==> flow/design.v <==
module i2s
#(
	parameter AUDIO_DW = 16
)
(
	input      reset,
	input      clk,
	input      ce,
	output reg sclk,
	output reg lrclk,
	output reg sdata,
	input [AUDIO_DW-1:0]	left_chan,
	input [AUDIO_DW-1:0]	right_chan
);
always @(posedge clk) begin
	reg  [7:0] bit_cnt;
	reg msclk;
	reg [AUDIO_DW-1:0] left;
	reg [AUDIO_DW-1:0] right;
	if (reset) begin
		bit_cnt <= 1;
		lrclk   <= 1;
		sclk    <= 1;
		msclk   <= 1;
	end
	else begin
		sclk <= msclk;
		if(ce) begin
			msclk <= ~msclk;
			if(msclk) begin
				if(bit_cnt >= AUDIO_DW) begin
					bit_cnt <= 1;
					lrclk <= ~lrclk;
					if(lrclk) begin
						left  <= left_chan;
						right <= right_chan;
					end
				end
				else begin
					bit_cnt <= bit_cnt + 1'd1;
				end
				sdata <= lrclk ? right[AUDIO_DW - bit_cnt] : left[AUDIO_DW - bit_cnt];
			end
		end
	end
end
endmodule
module i2s_audio_out
#(
	parameter CLK_RATE = 50000000
)
(
	input        reset,
	input        clk,
	input        sample_rate,
	input [15:0] left_in,
	input [15:0] right_in,
	output       i2s_bclk,
	output       i2s_lrclk,
	output       i2s_data,
   output       spdif,
	output       dac_l,
	output       dac_r
);
localparam AUDIO_RATE = 48000;
localparam AUDIO_DW = 16;
localparam CE_RATE = AUDIO_RATE*AUDIO_DW*8;
localparam FILTER_DIV = (CE_RATE/(AUDIO_RATE*32))-1;
wire [31:0] real_ce = sample_rate ? {CE_RATE[30:0],1'b0} : CE_RATE[31:0];
reg mclk_ce;
always @(posedge clk) begin
	reg [31:0] cnt;
	mclk_ce <= 0;
	cnt = cnt + real_ce;
	if(cnt >= CLK_RATE) begin
		cnt = cnt - CLK_RATE;
		mclk_ce <= 1;
	end
end
reg i2s_ce;
always @(posedge clk) begin
	reg div;
	i2s_ce <= 0;
	if(mclk_ce) begin
		div <= ~div;
		i2s_ce <= div;
	end
end
reg lpf_ce;
always @(posedge clk) begin
	integer div;
	lpf_ce <= 0;
	if(mclk_ce) begin
		div <= div + 1;
		if(div == FILTER_DIV) begin
			div <= 0;
			lpf_ce <= 1;
		end
	end
end
i2s i2s
(
	.reset(reset),
	.clk(clk),
	.ce(i2s_ce),
	.sclk(i2s_bclk),
	.lrclk(i2s_lrclk),
	.sdata(i2s_data),
	.left_chan(al),
	.right_chan(ar)
);
wire [15:0] al, ar;
lpf_aud lpf_l
(
   .CLK(clk),
   .CE(lpf_ce),
   .IDATA(left_in),
   .ODATA(al)
);
lpf_aud lpf_r
(
   .CLK(clk),
   .CE(lpf_ce),
   .IDATA(right_in),
   .ODATA(ar)
);
endmodule
module lpf_aud
(
   input         CLK,
   input         CE,
   input  [15:0] IDATA,
   output reg [15:0] ODATA
);
reg [511:0] acc;
reg [20:0] sum;
always @(*) begin
	integer i;
	sum = 0;
	for (i = 0; i < 32; i = i+1) sum = sum + {{5{acc[(i*16)+15]}}, acc[i*16 +:16]};
end
always @(posedge CLK) begin
	if(CE) begin
		acc <= {acc[495:0], IDATA};
		ODATA <= sum[20:5];
	end
end
endmodule
# --- Reports on i2s_audio_out ---
# Tool output for the design above, in the order of the flow.
# Lines are those of the file above, counted from 1.
# Library cell names are shortened.
design:
  design: "i2s_audio_out"
  clock: "clk"
  lib: "sky130hd"
  pvt_corner: "tt_025C_1v80"

# --- Word-level counts ---
# Yosys after proc, flatten, opt, wreduce and memory -nomap, before mapping. Enables and synchronous resets that opt folds into registers are not counted as muxes. Memory bits, and registers merged into a memory's read port (data or address), are not among the register bits. Print and check cells are not counted. Equal cells are merged and count once.
classes:
  bitwise: 4
  n_addsub: 67
  n_shift: 2
  cmp: 2
  equal: 1
  mux: 6
  n_reduce_logical: 4
ops:
  columns: ["operator", "n"]
  rows:
  - ["adder 21 bit", 60]
  - ["variable part select 16 x 32 -> 1 bit", 2]
  - ["adder 16 x 16 -> 17 bit", 2]
  - ["adder 32 x 2 -> 32 bit with constant B", 1]
  - ["adder 32 x 24 -> 32 bit", 1]
  - ["subtractor 32 x 26 -> 32 bit with constant B", 1]
  - [">= comparator 32 x 26 -> 1 bit with constant B", 1]
  - ["equality test 32 x 3 -> 1 bit with constant B", 1]
  - ["2-to-1 mux 32 bit", 1]
  - ["2-to-1 mux 24 bit", 1]
  - ["subtractor 5 x 8 -> 9 bit with constant A", 1]
  - ["adder 8 x 1 -> 8 bit with constant B", 1]
  - [">= comparator 8 x 5 -> 1 bit with constant B", 1]
  - ["2-to-1 mux 8 bit", 1]
  - ["AND reduction 3 bit", 2]
  - ["AND reduction 5 bit", 1]
  - ["inverter 1 bit", 4]
  - ["2-to-1 mux 1 bit", 3]
  - ["AND reduction 2 bit", 1]
word_totals:
  reg_bits: 1168
  output_inout_bits: 6
  elab_cells: 103
  input_bits: 35

# --- Depth ---
# Depth = most cells in a row (Yosys ltp): at word level without a register or memory, in the mapped netlist without a sequential cell, where the memories' decode and read muxes count.
depth:
  word_depth: 31
  ABC_AREA: 0
  mapped_depth: 34
  mapped_depth_nobuf: 34

# --- Netlist ---
# Source: synth_stat.txt of the flow (Yosys; design flattened, memories mapped). It holds for the ABC_AREA given above (unset counts as 0); a run with the other value may have another netlist.
# The area totals of this step are shown rounded.
synth_totals:
  buffers: 9
  sequential_area_um2: 34500
  ff_cells: 1161
  mapped_area_um2: 64300
  mapped_cells: 4153
types:
  columns: ["cell", "n", "type_area_um2"]
  rows:
  - ["edfxtp_1", 1129, 3.39E+04]
  - ["fa_1", 972, 1.95E+04]
  - ["inv_1", 1315, 4.94E+03]
  - ["ha_1", 109, 1.36E+03]
  - ["xnor2_1", 94, 823.29]
  - ["dfxtp_1", 32, 640.614]
  - ["nor2_1", 90, 337.824]
  - ["xor2_1", 33, 289.027]
  - ["mux4_2", 10, 225.216]
  - ["a21oi_1", 37, 185.178]
  - ["nand2_1", 46, 172.666]
  - ["nor3_1", 33, 165.158]
  - ["nand3_1", 28, 140.134]
  - ["o21a_1", 16, 120.115]
  - ["o21ai_0", 22, 110.106]
  - ["and3_1", 17, 106.352]
  - ["and2_1", 12, 75.072]
  - ["nand4_1", 12, 75.072]
# Not listed: further types 52, cells in them 146.
# The figures by module come from a second, unflattened synthesis with its own total; it is not the netlist above.
unflattened:
  hier_cells: 4192
  area_unflattened_um2: 64600
# Each row is one instance without its submodules.
modules:
  columns: ["module", "area_um2", "cells", "mod_seq_area_um2", "n_inst"]
  rows:
  - ["lpf_aud", 29500, 1852, 15900, 2]
  - ["i2s_audio_out", 3730, 374, 1620, 1]
  - ["i2s", 1810, 114, 1210, 1]

# --- Path before layout ---
# OpenSTA on the mapped netlist: ideal clock, no wires. The path of least setup slack (recovery checks aside). Input and output delay are each 20% of the period. Register names are those of the netlist, which keeps one name where synthesis merged equal registers.
synth_path:
  kind: "reg2reg"
  start: "reg lpf_ce"
  end: "reg lpf_l.ODATA[0]"
  path_delay_ns: 24.988
  required_ns: 27.861
  launch_ns: 0.000
  arrival_ns: 23.449
  setup_slack_ns: 4.412
  tclk_ns: 29.4
  n_path_buf: 0
  setup_time_ns: 1.539
  driving_pins: 1
  period_less_setup_slack_ns: 24.988
# "path_delay_ns" is the arrival time less input delay plus setup time.
# "driving_pins": output pins that drive a net of the path, with the launching flip-flop's if there is one; two outputs of one cell count as two.
# "period_less_setup_slack_ns" = period - worst setup slack (recovery checks aside). The figure is calculated, with input and output delays left at 20% of the set period.
synth_via:
  cell_sequence: "dfxtp_1"
  elab_chain_len: 0
  cells_between: 0
  cone_lines: 0
synth_rtl:
  columns: ["element", "line_no", "text"]
  rows:
  - ["start: declaration", 89, "reg lpf_ce;"]
  - ["start: assignment", 92, "lpf_ce <= 0;"]
  - ["start: assignment", 97, "lpf_ce <= 1;"]
  - ["end: assignment", 145, "ODATA <= sum[20:5];"]
  - ["end: declaration", 133, "output reg [15:0] ODATA"]

# --- Path in the finished layout ---
# From the final timing report of stored run 1: the path of least setup slack in the routed layout; clock arrival at registers is part of the times.
layout_path:
  kind: "reg2reg"
  start: "reg lpf_l.acc[16]"
  end: "reg lpf_l.ODATA[15]"
  setup_slack_ns: 20.49
  driving_pins: 32
  n_path_buf: 0
  launch_ns: 0.73
  arrival_ns: 10.00
  setup_time_ns: 0.25
  required_ns: 30.49
  tclk_ns: 30.0
# The rows between start and end are the longest chain of elaborated cells between them; the timing report does not say that the signal goes this way. Where chains are equally long, one stands for them.
# A line is the first line of the expression or statement that the cell stems from. Yosys adds cells for indexed reads and writes and turns some case tables into memories.
layout_via:
  cell_sequence: "edfxtp_1 ha_1 inv_1 fa_1 nor2b_1 o21ai_0 a21boi_0 o21ai_0 a21boi_0 o21a_1 o21a_1 mux2i_1 nand2_1 fa_1 inv_1 fa_1 fa_1 fa_1 fa_1 fa_1 inv_1 fa_1 fa_1 ha_1 or3_1 a311oi_1 o31ai_1 and2_1 o31a_1 o21a_1 nor2_1 xnor2_1"
  elab_chain_len: 31
  cells_between: 31
  cone_lines: 1
  cone_classes: "add/sub: 31"
layout_rtl:
  columns: ["element", "line_no", "text"]
  rows:
  - ["start: declaration", 135, "reg [511:0] acc;"]
  - ["start: assignment", 144, "acc <= {acc[495:0], IDATA};"]
  - ["adder 16 x 16 -> 17 bit", 140, "for (i = 0; i < 32; i = i+1) sum = sum + {{5{acc[(i*16)+15]}}, acc[i*16 +:16]};"]
  - ["adder 21 bit (30 in a row)", 140, null]
  - ["end: assignment", 145, "ODATA <= sum[20:5];"]
  - ["end: declaration", 133, "output reg [15:0] ODATA"]

# Record of 2 stored runs of the RTL-to-layout flow on i2s_audio_out, platform sky130hd. The runs are unordered. Constraints: input delay and output delay 20% of the set period each, output load 0.01 pF.
# "achieved_period_ns": clock period set for the run, less the worst setup slack. It is reckoned from that one timing run; input and output delays stay at 20% of the period that was set.
# "fin_power_w" is the tool's figure for a default switching activity; nothing was simulated.
# Results are given in rounded form.
runs:
  - name: "stored run 1"
    settings:
      period_ns: 30.0
      CAP_MARGIN: 20
      CORE_MARGIN: 2
      CORE_UTILIZATION: 40
      SLEW_MARGIN: 20
    results:
      setup_tns_ns: 0.000
      fin_power_w: 0.00368
      final_cell_area_um2: 71600
      util_pct: 44.7
      fin_ws_ns: 20.5
      ys_area_um2: 64300
      design_die_area_um2: 164000
      achieved_period_ns: 9.512
  - name: "stored run 2"
    settings:
      period_ns: 15.7
      CORE_UTILIZATION: 64
      SETUP_SLACK_MARGIN: -1.44
      PLACE_DENSITY: 0.37
      GPL_ROUTABILITY_DRIVEN: 0
      CAP_MARGIN: 5
      CORE_MARGIN: 2
      SLEW_MARGIN: 20
    results:
      setup_tns_ns: 0.000
      fin_power_w: 0.00692
      final_cell_area_um2: 70400
      util_pct: 70.5
      fin_ws_ns: 6.53
      ys_area_um2: 64300
      design_die_area_um2: 103000
      achieved_period_ns: 9.168
