==> flow/design.v <==
module hdmidataencoder 
#(parameter FREQ=27000000, FS=48000, CTS=27000, N=6144) 
(
	input 			i_pixclk,
	input 			i_hSync,
	input 			i_vSync,
	input 			i_blank,
	input i_audio_enable,
	input [15:0] 	i_audioL,
	input [15:0] 	i_audioR,	
	output [3:0] 	o_d0,
	output [3:0] 	o_d1,
	output [3:0] 	o_d2,
	output 			o_data
);
localparam [191:0] channelStatus = (FS == 48000)?192'hc202004004:(FS == 44100)?192'hc200004004:192'hc203004004;
localparam [55:0] audioRegenPacket = {N[7:0], N[15:8], 8'h00, CTS[7:0], CTS[15:8], 16'h0000};
reg [23:0] audioPacketHeader;
reg [55:0] audioSubPacket[3:0];
reg [7:0] channelStatusIdx;
reg [16:0] audioTimer;
reg [16:0] ctsTimer;
reg [1:0] samplesHead;
reg [3:0] dataChannel0;
reg [3:0] dataChannel1;
reg [3:0] dataChannel2;
reg [23:0] packetHeader;
reg [55:0] subpacket[3:0];
reg [7:0] bchHdr;
reg [7:0] bchCode [3:0];
reg [4:0] dataOffset;
reg tercData;
reg [15:0] audioRAvg;
reg [15:0] audioLAvg;
reg [15:0] counterX;
reg firstHSyncChange;
reg oddLine;
reg prevHSync;
reg prevBlank;
reg allowGeneration;
initial
begin
	audioPacketHeader<=0;
	audioSubPacket[0]<=0;
	audioSubPacket[1]<=0;
	audioSubPacket[2]<=0;
	audioSubPacket[3]<=0;
	channelStatusIdx<=0;
	audioTimer<=0;
	samplesHead<=0;
	ctsTimer = 0;
	dataChannel0<=0;
	dataChannel1<=0;
	dataChannel2<=0;
	packetHeader<=0;
	subpacket[0]<=0;
	subpacket[1]<=0;
	subpacket[2]<=0;
	subpacket[3]<=0;
	bchHdr<=0;
	bchCode[0]<=0;
	bchCode[1]<=0;
	bchCode[2]<=0;
	bchCode[3]<=0;
	dataOffset<=0;
	tercData<=0;
	oddLine<=0;
	counterX<=0;
	prevHSync = 0;
	prevBlank = 0;
	firstHSyncChange = 0;
	allowGeneration = 0;
	audioRAvg = 0;
	audioLAvg = 0;
end
function [7:0] ECCcode;	 
	input [7:0] code;
	input bita;
	input passthroughData;
	begin
		ECCcode = (code<<1) ^ (((code[7]^bita) && passthroughData)?(1+(1<<6)+(1<<7)):0);
	end
endfunction
task ECCu;
	output outbit;
	inout [7:0] code;
	input bita;
	input passthroughData;
	begin
		outbit <= passthroughData?bita:code[7];
		code <= ECCcode(code, bita, passthroughData);
	end
endtask
task ECC2u;
	output outbita;
	output outbitb;
	inout [7:0] code;
	input bita;
	input bitb;
	input passthroughData;
	begin
		outbita <= passthroughData?bita:code[7];
		outbitb <= passthroughData?bitb:(code[6]^(((code[7]^bita) && passthroughData)?1'b1:1'b0));
		code <= ECCcode(ECCcode(code, bita, passthroughData), bitb, passthroughData);
	end
endtask
task SendPacket;
	inout [32:0] pckHeader;
	inout [55:0] pckData0;
	inout [55:0] pckData1;
	inout [55:0] pckData2;
	inout [55:0] pckData3;
	input firstPacket;
begin
	dataChannel0[0]<=i_hSync;
	dataChannel0[1]<=i_vSync;
	dataChannel0[3]<=(!firstPacket || dataOffset)?1'b1:1'b0;
	ECCu(dataChannel0[2], bchHdr, pckHeader[0], dataOffset<24?1'b1:1'b0);
	ECC2u(dataChannel1[0], dataChannel2[0], bchCode[0], pckData0[0], pckData0[1], dataOffset<28?1'b1:1'b0);
	ECC2u(dataChannel1[1], dataChannel2[1], bchCode[1], pckData1[0], pckData1[1], dataOffset<28?1'b1:1'b0);
	ECC2u(dataChannel1[2], dataChannel2[2], bchCode[2], pckData2[0], pckData2[1], dataOffset<28?1'b1:1'b0);
	ECC2u(dataChannel1[3], dataChannel2[3], bchCode[3], pckData3[0], pckData3[1], dataOffset<28?1'b1:1'b0);
	pckHeader<=pckHeader[23:1];
	pckData0<=pckData0[55:2];
	pckData1<=pckData1[55:2];
	pckData2<=pckData2[55:2];
	pckData3<=pckData3[55:2];
	dataOffset<=dataOffset+5'b1;
end
endtask
task InfoGen;
	inout [16:0] _timer;
begin
	if (_timer >= CTS) begin
		packetHeader<=24'h000001;	 
		subpacket[0]<=audioRegenPacket;
		subpacket[1]<=audioRegenPacket;
		subpacket[2]<=audioRegenPacket;
		subpacket[3]<=audioRegenPacket;
		_timer <= _timer - CTS + 1;
	end else begin
		if (!oddLine) begin
			packetHeader<=24'h0D0282;	 
			subpacket[0]<=56'h00000000191046;
			subpacket[1]<=56'h00000000000000;
		end else begin
			packetHeader<=24'h0A0184;	 
			subpacket[0]<=56'h00000000001160;
			subpacket[1]<=56'h00000000000000;
		end
		subpacket[2]<=56'h00000000000000;
		subpacket[3]<=56'h00000000000000;
	end			
end
endtask
task AproximateAudio;
begin
	audioLAvg <= i_audioL;
	audioRAvg <= i_audioR;
end
endtask
task AudioGen;
begin
	if (!( allowGeneration && counterX >= 32 && counterX < 64)) begin
		if (audioTimer>=FREQ/1000) begin
			audioTimer<=audioTimer-FREQ/1000+FS/1000;
			audioPacketHeader<=audioPacketHeader|24'h000002|((channelStatusIdx==0?24'h100100:24'h000100)<<samplesHead);
			audioSubPacket[samplesHead]<=((audioLAvg<<8)|(audioRAvg<<32)
								|((^audioLAvg)?56'h08000000000000:56'h0)	 
								|((^audioRAvg)?56'h80000000000000:56'h0))	 
								^(channelStatus[channelStatusIdx]?56'hCC000000000000:56'h0);  
			if (channelStatusIdx<191)
				channelStatusIdx<=channelStatusIdx+8'd1;
			else
				channelStatusIdx<=0;
			samplesHead<=samplesHead+2'd1;
		end else begin
			audioTimer<=audioTimer+FS/1000;
			AproximateAudio();
		end
	end else begin
		audioTimer<=audioTimer+FS/1000;
		AproximateAudio();		
		samplesHead<=0;
	end
end
endtask
task SendPackets;
	inout dataEnable;
begin
	if (counterX<32) begin
		dataEnable<=1;
		SendPacket(packetHeader, subpacket[0], subpacket[1], subpacket[2], subpacket[3], 1);
	end else if (counterX<64)	begin
		SendPacket(audioPacketHeader, audioSubPacket[0], audioSubPacket[1], audioSubPacket[2], audioSubPacket[3], 0);
	end else begin
		dataEnable<=0;
	end
end
endtask
always @(posedge i_pixclk)
begin
	AudioGen();
	if(allowGeneration & i_audio_enable) begin
		SendPackets(tercData);
	end else begin
		tercData<=0;
   end 	
	ctsTimer <= ctsTimer + 1;	
	if((prevBlank == 0) && (i_blank == 1)) 
		firstHSyncChange <= 1;
	if((prevBlank == 1) && (i_blank == 0)) 
		allowGeneration <= 0;
	if(prevHSync != i_hSync) begin
		if(firstHSyncChange) begin
			InfoGen(ctsTimer);
		   oddLine <= ! oddLine;
		   counterX  <= 0;
			allowGeneration <= 1;
		end else begin
		   counterX  <= counterX + 1;	
		end
		firstHSyncChange <= !firstHSyncChange;
	end else 
		counterX  <= counterX + 1;	
	prevBlank <= i_blank;
	prevHSync <= i_hSync;
end
assign o_d0 = dataChannel0;
assign o_d1 = dataChannel1;
assign o_d2 = dataChannel2;
assign o_data = tercData;
endmodule
# --- Step by step through the tools: hdmidataencoder ---
# Tool output for the design above, in the order of the flow.
# Lines are those of the file above, counted from 1.
# Operators carry their Yosys type and port widths (W data, S select, Z words).
# Cell names lack the library's common part.
design:
  design: "hdmidataencoder"
  clk_port: "i_pixclk"
  lib: "sky130hd"
  pvt_corner: "tt_025C_1v80"

# --- After elaboration ---
# Counts by Yosys on the flattened word-level netlist (proc, flatten, opt, wreduce). Print and check cells are left out. Cells with the same type and inputs are merged into one.
op_classes:
  n_addsub: 2
  n_cmp: 2
  equal: 1
  muxes: 35
  bitwise: 3
  n_reduce_logical: 8
ops:
  columns: ["cell", "count"]
  rows:
  - ["$mux W16", 2]
  - ["$mux W1", 31]
  - ["$add A16 B1 Y16 const B", 1]
  - ["$lt A16 B6 Y1 const B", 1]
  - ["$lt A16 B7 Y1 const B", 1]
  - ["$logic_or A1 B5 Y1 const A", 2]
  - ["$mux W5", 2]
  - ["$add A5 B1 Y5 const B", 1]
  - ["$reduce_bool A2 Y1", 2]
  - ["$logic_and A1 B1 Y1", 2]
  - ["$not A1 Y1", 2]
  - ["$reduce_and A2 Y1", 1]
  - ["$ne A1 B1 Y1", 1]
  - ["$and A1 B1 Y1", 1]
  - ["$logic_not A1 Y1", 1]
bits:
  ff_bits: 37
  in_bits: 37
  out_inout_bits: 13
  wordCells: 63

# --- Longest topological paths ---
# Depth = most cells in a row (Yosys ltp): at word level without a register or memory, in the mapped netlist without a sequential cell, where the memories' decode and read muxes count.
logic_depth:
  depth_word: 5
  ABC_AREA: 1
  mapped_depth: 8
  ltp_nobuf: 8

# --- Netlist ---
# Yosys stat after the flow's synthesis: flattened, memories mapped to cells. It holds for the ABC_AREA given above (unset counts as 0); a run with the other value may have another netlist.
mapped:
  cell_count: 169
  area_um2: 1392.6
  seqArea_um2: 650.6
  flip_flops: 28
  buf_cells: 11
by_type:
  columns: ["cell_type", "count", "area_total_um2"]
  rows:
  - ["dfxtp_1", 19, 380.365]
  - ["edfxtp_1", 9, 270.259]
  - ["nand2_1", 34, 127.622]
  - ["inv_1", 21, 78.826]
  - ["buf_4", 10, 75.072]
  - ["nor2_1", 18, 67.565]
  - ["nand3_1", 9, 45.043]
  - ["ha_1", 3, 37.536]
  - ["nor3_1", 7, 35.034]
  - ["nor2_4", 3, 33.782]
  - ["a21oi_1", 6, 30.029]
  - ["xnor2_1", 3, 26.275]
  - ["nand2_4", 2, 22.522]
  - ["nand2_2", 3, 18.768]
  - ["nand4_1", 3, 18.768]
  - ["nor2_2", 3, 18.768]
  - ["xor2_1", 2, 17.517]
  - ["o21ai_0", 3, 15.014]
# Other cell types: 10; their cells: 11.

# --- Worst setup path after synthesis ---
# Source: OpenSTA report_checks on the synthesized netlist (no wires, ideal clock, input and output delay 20% of the period each), path of least setup slack; recovery checks are left aside. Register names are those of the netlist, which keeps one name where synthesis merged equal registers.
synth_path:
  path_type: "reg2reg"
  startpoint: "register counterX[10]"
  endpoint: "register dataChannel0[0]"
  period_ps: 1460
  setup_ps: 383
  t_first_pin_ps: 0
  arrival_ps: 1264
  required_ps: 1077
  setup_slack_ps: -187
  delay_ps: 1647
  driving_pins: 6
  n_path_buf: 0
  period_less_setup_slack_ps: 1647
# "delay_ps" is the arrival time less input delay plus setup time.
# "driving_pins": output pins that drive a net of the path, with the launching flip-flop's if there is one; two outputs of one cell count as two.
# "period_less_setup_slack_ps" is the clock period less the worst setup slack; recovery checks do not enter. This is arithmetic on one report: input and output delays are still those of the set period (20% each).
# The rows between start and end are the longest chain of elaborated cells between them; the timing report does not say that the signal goes this way. Where chains are equally long, one stands for them.
# Each line given opens the expression or statement behind the cell; cells for indexed reads and writes are added by Yosys, which also makes memories of some case tables.
# At most two assigning lines are given for a register; there are more.
# The path ends at the enable pin of a flip-flop; only ways to that pin are counted.
synth_between:
  path_cell_list: "dfxtp_1 -> inv_1 -> nand2_1 -> nor3_1 -> nand2_1 -> nor3_1"
  elab_chain_cells: 3
  cells_between: 4
  cone_classes: "compare (2); reduce/logical (2)"
synth_lines:
  columns: ["item", "line", "rtl"]
  rows:
  - ["start, declared", 35, "reg [15:0] counterX;"]
  - ["start, assigned", 221, "counterX <= counterX + 1;"]
  - ["start, assigned", 225, "counterX <= counterX + 1;"]
  - ["$lt A16 B7 Y1", 194, "end else if (counterX<64) begin"]
  - ["$reduce_bool A2 Y1", null, null]
  - ["$reduce_and A2 Y1", null, null]
  - ["end, declared", 24, "reg [3:0] dataChannel0;"]

# --- Timing after layout ---
# From the final timing report of run 1: the path of least setup slack in the routed layout; clock arrival at registers is part of the times.
# The report prints the path's times to 10 ps; the period is as set.
layout_path:
  path_type: "reg2out"
  startpoint: "register dataChannel0[1]"
  endpoint: "output port o_d0[1]"
  period_ps: 1720
  output_delay_ps: 340
  t_first_pin_ps: 330
  arrival_ps: 1230
  required_ps: 1380
  setup_slack_ps: 150
  driving_pins: 2
  n_path_buf: 1
layout_between:
  path_cell_list: "edfxtp_1 -> clkdlybuf4s50_1"
  elab_chain_cells: 0
  cells_between: 0
  cone_lines: 0
layout_lines:
  columns: ["item", "line", "rtl"]
  rows:
  - ["start, declared", 24, "reg [3:0] dataChannel0;"]
  - ["end, declared", 11, "output [3:0] o_d0,"]

Subject: hdmidataencoder on sky130hd, stored results

Hello all,

2 stored runs of hdmidataencoder in the flow (synthesis by Yosys, layout by OpenROAD, sky130hd cells), in arbitrary order. Constraints: input delay and output delay 20% of the set period each, output load 0.01 pF.
"achievedPeriod_ps" means the clock period less the worst setup slack. The figure is calculated, with input and output delays left at 20% of the set period.
By "timing.worst_path_ps" is meant the share of the clock period that the worst setup path is allowed (20% is reserved at inputs, 20% at outputs), minus its slack. Clock arrival times at its registers enter into it.
"power.total_mw" is the tool's figure for a default switching activity; nothing was simulated.
"timing.worst_path_ps" is given in steps of 10 ps.

--- run 1 ---
==> flow/run.sh <==
#!/bin/bash
# the make line also repeats the synthesis and layout settings of config.mk as NAME=value (left out here)
make -C /OpenROAD-flow-scripts/flow DESIGN_CONFIG=/design/flow/config.mk WORK_HOME=/design/flow/orfs CLKGATE_MAP_FILE= finish
==> flow/config.mk <==
export PLATFORM = sky130hd
export DESIGN_NAME = hdmidataencoder
export DESIGN_NICKNAME = hdmidataencoder
export VERILOG_FILES = /design/flow/design.v
export SDC_FILE = /design/flow/constraint.sdc
export NUM_CORES = 4
export LEC_CHECK = 0
export ABC_AREA = 1
export CAP_MARGIN = 20
export CORE_MARGIN = 10
export CORE_UTILIZATION = 67
export GPL_TIMING_DRIVEN = 1
export PLACE_DENSITY_LB_ADDON = 0.16
export SLEW_MARGIN = 25
export TNS_END_PERCENT = 55
==> flow/constraint.sdc <==
create_clock -name core_clock -period 1.72 [get_ports {i_pixclk}]
set_input_delay 0.3440 -clock core_clock [delete_from_list [all_inputs] [get_ports {i_pixclk}]]
set_output_delay 0.3440 -clock core_clock [all_outputs]
set_load 0.01 [all_outputs]

==> results, as YAML <==
results:
  timing.hold.ws_ps: 485
  timing.worst_path_ps: 1230
  worst_setup_path_type: "reg2out"
  die_um2: 4302.1
  tns_ps: 0
  achievedPeriod_ps: 1575
  fin_util_pct: 76.7
  setup_ws_ps: 145
  yosys.chip_area_um2: 1392.6
  power.total_mw: 1.399
  final_cell_area_um2: 1503.9

--- run 2 ---
==> flow/run.sh <==
#!/bin/bash
# the make line also repeats the synthesis and layout settings of config.mk as NAME=value (left out here)
make -C /OpenROAD-flow-scripts/flow DESIGN_CONFIG=/design/flow/config.mk WORK_HOME=/design/flow/orfs CLKGATE_MAP_FILE= finish
==> flow/config.mk <==
export PLATFORM = sky130hd
export DESIGN_NAME = hdmidataencoder
export DESIGN_NICKNAME = hdmidataencoder
export VERILOG_FILES = /design/flow/design.v
export SDC_FILE = /design/flow/constraint.sdc
export NUM_CORES = 4
export LEC_CHECK = 0
export ABC_AREA = 1
export CAP_MARGIN = 30
export CORE_MARGIN = 2
export CORE_UTILIZATION = 30
export CTS_CLUSTER_DIAMETER = 265
export CTS_CLUSTER_SIZE = 35
export GPL_TIMING_DRIVEN = 1
export MAX_ROUTING_LAYER = met4
export MIN_ROUTING_LAYER = met1
export PLACE_DENSITY_LB_ADDON = 0.07
export SETUP_SLACK_MARGIN = 0.08
export SLEW_MARGIN = 20
==> flow/constraint.sdc <==
create_clock -name core_clock -period 0.995 [get_ports {i_pixclk}]
set_input_delay 0.1990 -clock core_clock [delete_from_list [all_inputs] [get_ports {i_pixclk}]]
set_output_delay 0.1990 -clock core_clock [all_outputs]
set_load 0.01 [all_outputs]

==> results, as YAML <==
results:
  die_um2: 5202.7
  power.total_mw: 2.663
  timing.worst_path_ps: 1270
  worst_setup_path_type: "reg2reg"
  yosys.chip_area_um2: 1392.6
  final_cell_area_um2: 2148.3
  setup_ws_ps: -273
  fin_util_pct: 48.7
  achievedPeriod_ps: 1268
  tns_ps: -4158
  timing.hold.ws_ps: 297

Thanks
